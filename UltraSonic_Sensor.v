==> flow/design.v <==
module UltraSonic_Sensor(clk, EchoPulse, Trigger, D);
input clk, EchoPulse;
output Trigger;
output [15:0]D;
reg [15:0]D=16'h0000, count=16'h0001, temp=16'h0000;
reg pre_Echo=0;
reg Trigger;
always @(posedge clk) begin
    pre_Echo<=EchoPulse;
    temp<=temp+1;
    if (temp<1000)
    begin
        if (temp<10)
            Trigger<=1;
        else
            Trigger<=0;
    end
    else
        temp<=0;
    if (({pre_Echo,EchoPulse}==2'b11)&&(count<16'hffff))
    begin
        count<=count+1;
    end
    else if ({pre_Echo,EchoPulse}==2'b10)
    begin
        D<=count;
        count<=16'h0001;
    end
end
endmodule
From RTL to reports: UltraSonic_Sensor
Tool output for the design above, in the order of the flow.
Lines are those of the file above, counted from 1.
Cell names lack the library's common part.
{ "design": {"design": "UltraSonic_Sensor", "clock": "clk", "cell_library": "sky130hd", "lib_corner": "tt_025C_1v80"} }

Elaborated design
Counts by Yosys on the flattened word-level netlist (proc, flatten, opt, wreduce; memories kept). Register bits leave out memories and registers merged into their read ports (data or address). Print and check cells are left out. Cells with the same type and inputs are merged into one.
{ "op_classes": {"addsub": 2, "n_mux": 3, "div_mod_pow": 0, "shifts": 0, "bitwise": 1, "mul": 0, "compare": 3, "equal": 2, "reduce_logical": 3} }
{ "op_table": {"columns": ["op", "count"], "rows": [
  ["adder 16 x 1 -> 16 bit with constant B", 2],
  ["two-way mux 16 bit", 2],
  ["< comparator 16 x 10 -> 1 bit with constant B", 1],
  ["< comparator 16 bit with constant B", 1],
  ["< comparator 16 x 4 -> 1 bit with constant B", 1],
  ["== test 2 bit with constant B", 2],
  ["AND reduction 2 bit", 1],
  ["nonzero test 2 bit", 1],
  ["logical AND 1 bit", 1],
  ["NOT 1 bit", 1],
  ["two-way mux 1 bit", 1]
]} }
{ "bits": {"rom_bits": 0, "inputBits": 2, "wordCells": 19, "output_inout_bits": 17, "ram_bits": 0, "reg_bits": 50, "clocked_rd_ports_x_width": 0, "latchBits": 0, "n_memories": 0} }

Logic depth
Depth = most cells in a row (Yosys ltp): at word level without a register or memory, in the mapped netlist without a sequential cell, where the memories' decode and read muxes count.
{ "logic_depth": {"ltp_word": 4, "ABC_AREA": 0, "ltp_mapped": 6, "ltp_nobuf": 5} }

Netlist
Yosys stat after the flow's synthesis: flattened, memories mapped to cells. It holds for the ABC_AREA given above (unset counts as 0); a run with the other value may have another netlist.
{ "mapped": {"sequential_area_mm2": 0.0013313, "buffers": 3, "ffs": 50, "mapped_area_mm2": 0.0020244, "stdcells": 164} }
{ "types": {"columns": ["type", "count", "area_total_um2"], "rows": [
  ["edfxtp_1", 33, 990.95],
  ["dfxtp_1", 17, 340.326],
  ["xnor2_1", 17, 148.893],
  ["nor2_1", 32, 120.115],
  ["nand4_4", 2, 42.541],
  ["nand2_1", 11, 41.29],
  ["nand3_1", 8, 40.038],
  ["nor3_1", 8, 40.038],
  ["xor2_1", 4, 35.034],
  ["inv_1", 7, 26.275],
  ["ha_1", 2, 25.024],
  ["nor4_4", 1, 21.27],
  ["nand4_1", 3, 18.768],
  ["nor4_1", 3, 18.768],
  ["nor4_2", 1, 12.512],
  ["buf_6", 1, 11.261],
  ["nand3_2", 1, 10.01],
  ["o21ai_0", 2, 10.01]
]} }
Other cell types: 11; their cells: 11.

Path before layout
Path of least setup slack by OpenSTA after synthesis, without wires, with an ideal clock, recovery checks aside; 20% of the period is set as input and as output delay. Where synthesis merged equal registers, the netlist keeps one of their names.
{ "synth_path": {"path_kind": "input -> register", "start": "in EchoPulse", "end": "reg count[0]", "required_ns": 2.265, "arrival_ns": 1.857, "setup_ns": 0.375, "path_buffers": 0, "path_slack_ns": 0.408, "clock_period_ns": 2.64, "stages": 2, "launch_ns": 0.528, "in_delay_ns": 0.528, "delay_ns": 1.704, "synth_period_reached_ns": 2.232} }
"delay_ns" = arrival - input delay + setup time.
"stages": output pins that drive a net of the path, with the launching flip-flop's if there is one; two outputs of one cell count as two.
"synth_period_reached_ns" = period - worst setup slack (recovery checks aside). The figure is calculated, with input and output delays left at 20% of the set period.
The rows between start and end are the longest chain of elaborated cells between them; the timing report does not say that the signal goes this way. Where chains are equally long, one stands for them.
Each line given opens the expression or statement behind the cell; cells for indexed reads and writes are added by Yosys, which also makes memories of some case tables.
The path ends at the enable pin of a flip-flop; only ways to that pin are counted.
{ "synth_via": {"cell_sequence": "nor2b_1 nand2b_1", "elab_chain_cells": 3, "cone_cells": 4, "cone_lines": 2, "cone_classes": "eq/ne (2); reduce/logical (2)"} }
{ "synth_rtl": {"columns": ["element", "line_no", "source"], "rows": [
  ["start: declaration", 2, "input clk, EchoPulse;"],
  ["== test 2 bit", 20, "if (({pre_Echo,EchoPulse}==2'b11)&&(count<16'hffff))"],
  ["logical AND 1 bit", 20, null],
  ["nonzero test 2 bit", null, null],
  ["end: assignment", 22, "count<=count+1;"],
  ["end: assignment", 27, "count<=16'h0001;"],
  ["end: declaration", 5, "reg [15:0]D=16'h0000, count=16'h0001, temp=16'h0000;"]
]} }

Timing after layout
From the final timing report of entry A: the path of least setup slack in the routed layout; clock arrival at registers is part of the times.
{ "layout_path": {"path_kind": "register -> register", "start": "reg count[0]", "end": "reg count[8]", "clock_period_ns": 2.57, "setup_ns": 0.22, "launch_ns": 0.35, "required_ns": 2.70, "stages": 7, "arrival_ns": 2.26, "path_buffers": 1, "path_slack_ns": 0.44} }
The rows between start and end are the longest chain of elaborated cells between them; the timing report does not say that the signal goes this way. Where chains are equally long, one stands for them.
The path ends at the enable pin of a flip-flop; only ways to that pin are counted.
{ "layout_via": {"cell_sequence": "edfxtp_1 ha_1 nand4_4 nor4_4 a31o_2 nand2b_1 buf_4", "elab_chain_cells": 3, "cone_cells": 3, "cone_lines": 1, "cone_classes": "compare (1); reduce/logical (2)"} }
{ "layout_rtl": {"columns": ["element", "line_no", "source"], "rows": [
  ["start: declaration", 5, "reg [15:0]D=16'h0000, count=16'h0001, temp=16'h0000;"],
  ["start: assignment", 22, "count<=count+1;"],
  ["start: assignment", 27, "count<=16'h0001;"],
  ["< comparator 16 bit", 20, "if (({pre_Echo,EchoPulse}==2'b11)&&(count<16'hffff))"],
  ["logical AND 1 bit", 20, null],
  ["nonzero test 2 bit", null, null],
  ["end: assignment", 22, null],
  ["end: assignment", 27, null],
  ["end: declaration", 5, null]
]} }

Subject: UltraSonic_Sensor on sky130hd, stored results

Hello all,

Stored flow runs of UltraSonic_Sensor (2 of them; Yosys, OpenROAD, sky130hd). They differ in their settings and are not a sequence. Constraints: input delay and output delay 20% of the set period each, output load 0.01 pF.
"achieved_period_ns" means the clock period less the worst setup slack. The figure is calculated, with input and output delays left at 20% of the set period.
"worst_path_time_ns" = time allowed to the worst setup path (clock period - input delay - output delay, where it has them) - its slack; a late launch clock adds to it, a late capture clock takes from it.
[
  {
    "run": "entry A",
    "settings": { "period_ns": 2.57, "CORE_UTILIZATION": 58, "CAP_MARGIN": 20, "CORE_MARGIN": 2, "SLEW_MARGIN": 20 },
    "results": { "hold_ws_ns": 0.498, "total_die_area_mm2": 0.0039791, "achieved_period_ns": 2.128, "worst_path_time_ns": 2.13, "worst_setup_path_type": "register -> register", "synth_area_mm2": 0.0020244, "total_negative_slack_ns": 0.000, "cell_area_final_mm2": 0.002351, "ws_setup_ns": 0.442 }
  },
  {
    "run": "entry B",
    "settings": { "period_ns": 3.28, "CORE_UTILIZATION": 46, "SETUP_SLACK_MARGIN": 0.79, "CORE_ASPECT_RATIO": 1.43, "CORE_MARGIN": 5, "TNS_END_PERCENT": 80, "ABC_AREA": 1, "GPL_TIMING_DRIVEN": 1, "CTS_CLUSTER_SIZE": 45, "CAP_MARGIN": 5, "SLEW_MARGIN": 20, "MAX_ROUTING_LAYER": "met5" },
    "results": { "hold_ws_ns": 0.459, "total_die_area_mm2": 0.0060777, "achieved_period_ns": 2.053, "worst_path_time_ns": 2.05, "worst_setup_path_type": "register -> register", "synth_area_mm2": 0.0021158, "total_negative_slack_ns": 0.000, "cell_area_final_mm2": 0.0024774, "ws_setup_ns": 1.227 }
  }
]

Thanks
