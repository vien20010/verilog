==> flow/design.v <==
module HK2_1718(clk,PulseIn, MODE,D);
	input clk, PulseIn;
	input MODE;
	output [15:0]D;
	reg prePul=0;
	reg [7:0]count2=0;
	reg [15:0]count=16'h0000, D=16'h0000,demxung=16'h0000;
	always @(posedge clk) begin
		prePul<=PulseIn; 
		count<=count+1;
		if ({prePul,PulseIn}==2'b01) 
			demxung<=demxung+1;
		if (MODE==0) begin
			if (count>=9999) begin
				D<=demxung;
				count<=0;
				demxung<=0;
				count2<=0;
			end
		end
		else begin
			if (count>=9999) begin
				count2<=count2+1;
				count<=0;
				if (count2>=99) begin
					D<=demxung;
					demxung<=0;
					count2<=0;
				end
			end
		end
	end
endmodule
## From RTL to reports: HK2_1718

What the tools print for HK2_1718, step after step.
Lines are those of the file above, counted from 1.
Library cell names are shortened.
The mark n/a stands for no value.

| inputs | value |
|---|---|
| top module | HK2_1718 |
| clock port | clk |
| standard-cell library | sky130hd |
| library corner | tt_025C_1v80 |

## Word level

Source: Yosys, flattened and elaborated, memories not mapped. Widths are those after wreduce. Registers that Yosys merges into a memory's read port (data or address) are not register bits. Print and check cells do not count. Equal cells are merged and count once.

| operators by class | value |
|---|---|
| mux-type cells | 13 |
| $add $sub $neg | 3 |
| order comparisons | 2 |
| reduce/logical cells | 1 |
| eq/ne operators | 2 |

Operators by type and width:

| cell | count |
|---|---|
| 2-to-1 mux 16 bit | 9 |
| adder 16 x 1 -> 16 bit (second input constant) | 2 |
| 2-to-1 mux 8 bit | 4 |
| >= comparator 16 x 14 -> 1 bit (second input constant) | 1 |
| adder 8 x 1 -> 8 bit (second input constant) | 1 |
| >= comparator 8 x 7 -> 1 bit (second input constant) | 1 |
| == test 2 x 1 -> 1 bit (second input constant) | 1 |
| != test 2 x 1 -> 1 bit (second input constant) | 1 |
| AND reduction 2 bit | 1 |

| word-level totals | value |
|---|---|
| input port bits | 3 |
| register bits | 57 |
| output and inout bits | 16 |

## Longest topological paths

Longest topological path by Yosys (ltp), each cell counted once; first at word level (registers and memories cut), then after technology mapping (sequential cells cut; the memories' decode and read muxes count).

| logic depth | value |
|---|---|
| word-level depth | 5 |
| ABC_AREA | 1 |
| mapped depth | 10 |

## Mapped cells and area

The flow's flattened synthesis, as Yosys stat reports it; memories are mapped. The netlist is that of the ABC_AREA named above (0 if unset); the other value can give another one.

Cell types:

| type | count |
|---|---|
| edfxtp_1 | 30 |
| dfxtp_1 | 27 |
| nand2_1 | 53 |
| nor2_1 | 46 |
| inv_1 | 40 |
| nand3_1 | 27 |
| xor2_1 | 8 |
| nor2_2 | 9 |
| a21oi_1 | 9 |
| xnor2_1 | 5 |
| nand3_2 | 4 |
| ha_1 | 3 |
| a21oi_2 | 3 |
| nand4_1 | 4 |
| nor3_1 | 5 |
| o21ai_0 | 5 |
| nand2_4 | 2 |
| nor2_4 | 2 |

Not listed: further types 13, cells in them 16.

| mapped netlist | value |
|---|---|
| flip-flops | 57 |
| mapped cells | 298 |
| area of sequential cells | 0.0014414 mm² |
| chip area (Yosys) | 0.0026638 mm² |

## Path before layout

Path of least setup slack by OpenSTA after synthesis, without wires, with an ideal clock, recovery checks aside; 20% of the period is set as input and as output delay. Where synthesis merged equal registers, the netlist keeps one of their names.

| timing post-synthesis | value |
|---|---|
| kind | input to register |
| start | in PulseIn |
| end | reg (name not given) |
| slack | 2.391 ns |
| delay of the path | 0.897 ns |
| driving pins on the path | 6 |
| clock period | 4.11 ns |
| required time | 3.854 ns |
| input delay | 0.822 ns |
| setup time | 0.256 ns |
| data arrival time | 1.463 ns |
| synthesis period reached | 1.719 ns |

"delay of the path" is the arrival time less input delay plus setup time.
"driving pins on the path" counts driving pins, that of a launching flip-flop among them; a cell with two outputs on the path counts twice.
"synthesis period reached" = period - worst setup slack (recovery checks aside). The figure is calculated, with input and output delays left at 20% of the set period.

| on the way, post-synthesis | value |
|---|---|
| path through | inv_1 -> nor2_4 -> clkbuf_1 -> nor2_1 -> nand2_1 -> a21oi_2 |

Ends and longest elaborated chain, post-synthesis:

| item | RTL line | source |
|---|---|---|
| start: declaration | 2 | `input clk, PulseIn;` |

No chain of elaborated cells between the ends is given.

## Path in the finished layout

From the final timing report of record 2: the path of least setup slack in the routed layout; clock arrival at registers is part of the times.

| timing post-layout | value |
|---|---|
| kind | input to register |
| start | in PulseIn |
| end | reg (name not given) |
| input delay | 0.71 ns |
| driving pins on the path | 6 |
| data arrival time | 2.17 ns |
| clock period | 3.54 ns |
| slack | 1.55 ns |
| setup time | 0.14 ns |
| required time | 3.72 ns |

| on the way, post-layout | value |
|---|---|
| path through | clkdlybuf4s50_1 -> inv_1 -> nor2_4 -> clkbuf_1 -> nand3_1 -> a21oi_2 |

Ends and longest elaborated chain, post-layout:

| item | RTL line | source |
|---|---|---|
| start: declaration | 2 | `input clk, PulseIn;` |

No chain of elaborated cells between the ends is given.

Settings and measured results of 2 stored flow runs for module HK2_1718 (sky130hd), not sorted in any way. The constraints put input and output delay at 20% of the set period each and load the outputs with 0.01 pF.
By "achieved period" is meant the clock period of the run minus its worst setup slack. This is arithmetic on one report: input and output delays are still those of the set period (20% each).
"total power of the final layout": no workload was simulated; the value follows from the tool's default switching activity.
Settings: . = not set for that run.
Among the results, . means that no value is shown for the run.

| setting or result | record 1 | record 2 |
|---|---|---|
| period_ns | 1.4 | 3.54 |
| CORE_UTILIZATION | 68 | 20 |
| SETUP_SLACK_MARGIN | -0.09 | 0.79 |
| PLACE_DENSITY_LB_ADDON | 0.28 | . |
| CORE_ASPECT_RATIO | 1.07 | . |
| CORE_MARGIN | 3 | 2 |
| CELL_PAD_IN_SITES_GLOBAL_PLACEMENT | 0 | . |
| CAP_MARGIN | 25 | 20 |
| MIN_ROUTING_LAYER | met1 | . |
| MAX_ROUTING_LAYER | met4 | met4 |
| SLEW_MARGIN | 20 | 30 |
| PLACE_DENSITY | . | 0.48 |
| ABC_AREA | . | 1 |
| GPL_TIMING_DRIVEN | . | 0 |
| GPL_ROUTABILITY_DRIVEN | . | 0 |
| CTS_CLUSTER_SIZE | . | 50 |
| CTS_CLUSTER_DIAMETER | . | 362 |
| achieved period (ns) | . | 1.992 |
| post-route worst hold slack (ns) | . | 0.449 |
| worst setup slack after layout (ns) | . | 1.548 |
| area of the synthesized netlist (mm²) | . | 0.0026638 |
| total power of the final layout (mW) | . | 1.871 |
| full die area (mm²) | . | 0.0142587 |
| utilization in the final report | . | 0.261 |
| final setup TNS (ns) | . | 0.000 |

Record 1: no results, clock tree synthesis failed with DPL-0038
